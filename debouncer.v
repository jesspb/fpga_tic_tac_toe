==> flow/design.v <==
`timescale 1ns / 1ps
module debouncer (button_out, button_in, clk, reset);
  output reg button_out;
  input button_in, clk, reset;
  reg [40:0] counter;
  always @ (posedge clk) begin
    if (reset) begin
      counter <= 0;
      button_out <= 0;
    end
    else if (counter == 50000000) begin
      counter <= 0;
      button_out <= 1;
    end
    else if (button_in == 1) begin
      counter <= counter + 1;
      button_out <= 0;
    end
    else begin
      counter <= counter;
      button_out <= 0;
    end
  end
endmodule
### Reports on debouncer

The steps from the RTL of debouncer to its reports follow in flow order.
Lines are those of the file above, counted from 1.
A cell with n/a has no value.

* top: debouncer
* clock input: clk
* standard-cell library: sky130hd
* timing corner: tt_025C_1v80

### Word-level counts

Counts by Yosys on the flattened word-level netlist (proc, flatten, opt, wreduce; memories kept). Register bits leave out memories and registers merged into their read ports (data or address); mux counts leave out enables and synchronous resets folded into registers. Print and check cells are left out. Cells with the same type and inputs are merged into one.

* flip-flop bits (word level): 42
* input bits: 3
* elaborated cells: 6
* output and inout port bits: 1

* equal/unequal tests: 1
* reductions and logical operators: 1
* mux-type cells: 1
* add/subtract/negate cells: 1

Operators by type and width (number)
* 41-bit by 1-bit adder with 41-bit output (second input constant): 1
* 41-bit by 26-bit == test with 1-bit output (second input constant): 1
* 2-bit OR reduction: 1
* 1-bit two-way mux: 1

### Depth

Depth = most cells in a row (Yosys ltp): at word level without a register or memory, in the mapped netlist without a sequential cell, where the memories' decode and read muxes count.

* word-level depth: 2
* ABC_AREA: 0
* mapped depth: 8
* depth with buffers taken out: 7

### Netlist

Yosys stat after the flow's synthesis: flattened, memories mapped to cells. It holds for the ABC_AREA given above (unset counts as 0); a run with the other value may have another netlist.
Totals and module areas in this step are rounded.

Cell types
* sky130_fd_sc_hd__dfxtp_1: number 42, area in all 840.806 sq um
* sky130_fd_sc_hd__xor2_1: number 26, area in all 227.718 sq um
* sky130_fd_sc_hd__nor2_1: number 42, area in all 157.651 sq um
* sky130_fd_sc_hd__nand4_1: number 17, area in all 106.352 sq um
* sky130_fd_sc_hd__xnor2_1: number 8, area in all 70.067 sq um
* sky130_fd_sc_hd__nand3_1: number 12, area in all 60.058 sq um
* sky130_fd_sc_hd__nand2_1: number 14, area in all 52.55 sq um
* sky130_fd_sc_hd__nor4_4: number 2, area in all 42.541 sq um
* sky130_fd_sc_hd__nor4_1: number 6, area in all 37.536 sq um
* sky130_fd_sc_hd__or3_1: number 6, area in all 37.536 sq um
* sky130_fd_sc_hd__and3_1: number 5, area in all 31.28 sq um
* sky130_fd_sc_hd__a21oi_1: number 6, area in all 30.029 sq um
* sky130_fd_sc_hd__o21ai_0: number 6, area in all 30.029 sq um
* sky130_fd_sc_hd__and4_1: number 3, area in all 26.275 sq um
* sky130_fd_sc_hd__nor4b_1: number 3, area in all 26.275 sq um
* sky130_fd_sc_hd__ha_1: number 2, area in all 25.024 sq um
* sky130_fd_sc_hd__nor4b_4: number 1, area in all 23.773 sq um
* sky130_fd_sc_hd__buf_2: number 4, area in all 20.019 sq um

Not listed: further types 11, cells in them 22.

* buffers: 8
* flip-flops: 42
* cell count: 227
* cell area after synthesis: 2000 sq um
* area of sequential cells: 840 sq um

### Path before layout

Path of least setup slack by OpenSTA after synthesis, without wires, with an ideal clock, recovery checks aside; 20% of the period is set as input and as output delay. Where synthesis merged equal registers, the netlist keeps one of their names.

* path type: reg-to-reg
* start point: register counter[0]
* end point: register counter[34]
* data arrival time: 1.697 ns
* clock period: 1.7 ns
* time at the first pin: 0.000 ns
* delay of the path: 1.768 ns
* setup slack: -0.067 ns
* path buffers: 0
* setup time: 0.071 ns
* stages: 7
* data required time: 1.629 ns
* synthesis period reached: 1.767 ns

"delay of the path" = arrival - input delay + setup time.
"stages" counts driving pins, that of a launching flip-flop among them; a cell with two outputs on the path counts twice.
"synthesis period reached" = period - worst setup slack (recovery checks aside). The figure is calculated, with input and output delays left at 20% of the set period.
Between the ends stands the longest chain of elaborated cells between them, by number of cells; it is not shown to be the way that was timed. Of several equally long chains one is given.
Each line given opens the expression or statement behind the cell; cells for indexed reads and writes are added by Yosys, which also makes memories of some case tables.
At most two assigning lines are given for a register; there are more.

* cells stage by stage: sky130_fd_sc_hd__dfxtp_1 sky130_fd_sc_hd__ha_1 sky130_fd_sc_hd__nand3_1 sky130_fd_sc_hd__nor4_4 sky130_fd_sc_hd__nand3_1 sky130_fd_sc_hd__or3_1 sky130_fd_sc_hd__a21oi_1
* cells in the longest elaborated chain: 2
* elaborated cells on any way between the ends: 3
* source lines of those cells: 2
* those cells by class: 1 x add/sub; 1 x eq/ne; 1 x reduce/logical

Ends and longest elaborated chain, post-synthesis
* from (decl): RTL line 5 `reg [40:0] counter;`
* from (assign): RTL line 16 `counter <= counter + 1;`
* from (assign): RTL line 20 `counter <= counter;`
* 41-bit by 26-bit == test with 1-bit output: RTL line 11 `else if (counter == 50000000) begin`
* 2-bit OR reduction
* to (assign): RTL line 16
* to (assign): RTL line 20
* to (decl): RTL line 5

### Worst path after layout

From the final timing report of run 1: the path of least setup slack in the routed layout; clock arrival at registers is part of the times.

* path type: reg-to-reg
* start point: register counter[31]
* end point: register counter[34]
* setup slack: 0.27 ns
* setup time: 0.11 ns
* path buffers: 2
* clock period: 2.01 ns
* data arrival time: 1.92 ns
* time at the first pin: 0.29 ns
* data required time: 2.19 ns
* stages: 8

Between the ends stands the longest chain of elaborated cells between them, by number of cells; it is not shown to be the way that was timed. Of several equally long chains one is given.
At most two assigning lines are given for a register; there are more.

* cells stage by stage: sky130_fd_sc_hd__dfxtp_1 sky130_fd_sc_hd__nor4_1 sky130_fd_sc_hd__nand4_1 sky130_fd_sc_hd__nor2_2 sky130_fd_sc_hd__a41o_4 sky130_fd_sc_hd__buf_12 sky130_fd_sc_hd__buf_12 sky130_fd_sc_hd__a21oi_1
* cells in the longest elaborated chain: 2
* elaborated cells on any way between the ends: 3
* source lines of those cells: 2
* those cells by class: 1 x add/sub; 1 x eq/ne; 1 x reduce/logical

Ends and longest elaborated chain, post-layout
* from (decl): RTL line 5 `reg [40:0] counter;`
* from (assign): RTL line 16 `counter <= counter + 1;`
* from (assign): RTL line 20 `counter <= counter;`
* 41-bit by 26-bit == test with 1-bit output: RTL line 11 `else if (counter == 50000000) begin`
* 2-bit OR reduction
* to (assign): RTL line 16
* to (assign): RTL line 20
* to (decl): RTL line 5

Record of 2 stored runs of the RTL-to-layout flow on debouncer, platform sky130hd. The runs are unordered. Constraints: input delay and output delay 20% of the set period each, output load 0.01 pF.
"period achieved": clock period set for the run, less the worst setup slack. It is reckoned from that one timing run; input and output delays stay at 20% of the period that was set.
The measured numbers are rounded.

### Run 1

Settings: `period_ns=2.01`, `CORE_UTILIZATION=44`, `SETUP_SLACK_MARGIN=0.53`, `PLACE_DENSITY=0.46`, `CORE_ASPECT_RATIO=1.22`, `CORE_MARGIN=6`, `CELL_PAD_IN_SITES_DETAIL_PLACEMENT=0`, `CTS_CLUSTER_SIZE=20`, `MIN_ROUTING_LAYER=met1`, `MAX_ROUTING_LAYER=met5`, `CAP_MARGIN=20`, `SLEW_MARGIN=20`

- Standard-cell area after routing: 2700 sq um
- Period achieved: 1.740 ns
- Overall die area: 6300 sq um
- Final utilization: 63%
- Setup total negative slack: 0.000 ns
- Setup slack of the critical path: 0.27 ns
- Worst hold slack in the final report: 0.52 ns
- Post-synthesis cell area: 2000 sq um

### Run 2

Settings: `period_ns=3.09`, `CORE_UTILIZATION=44`, `SETUP_SLACK_MARGIN=0.1`, `PLACE_DENSITY_LB_ADDON=0.24`, `ABC_AREA=0`, `GPL_TIMING_DRIVEN=1`, `GPL_ROUTABILITY_DRIVEN=0`, `CTS_CLUSTER_SIZE=88`, `CAP_MARGIN=20`, `MIN_ROUTING_LAYER=met2`, `CORE_MARGIN=2`, `SLEW_MARGIN=20`

- Worst hold slack in the final report: 0.52 ns
- Final utilization: 50%
- Setup slack of the critical path: 0.84 ns
- Post-synthesis cell area: 2000 sq um
- Setup total negative slack: 0.000 ns
- Period achieved: 2.253 ns
- Overall die area: 5100 sq um
- Standard-cell area after routing: 2200 sq um
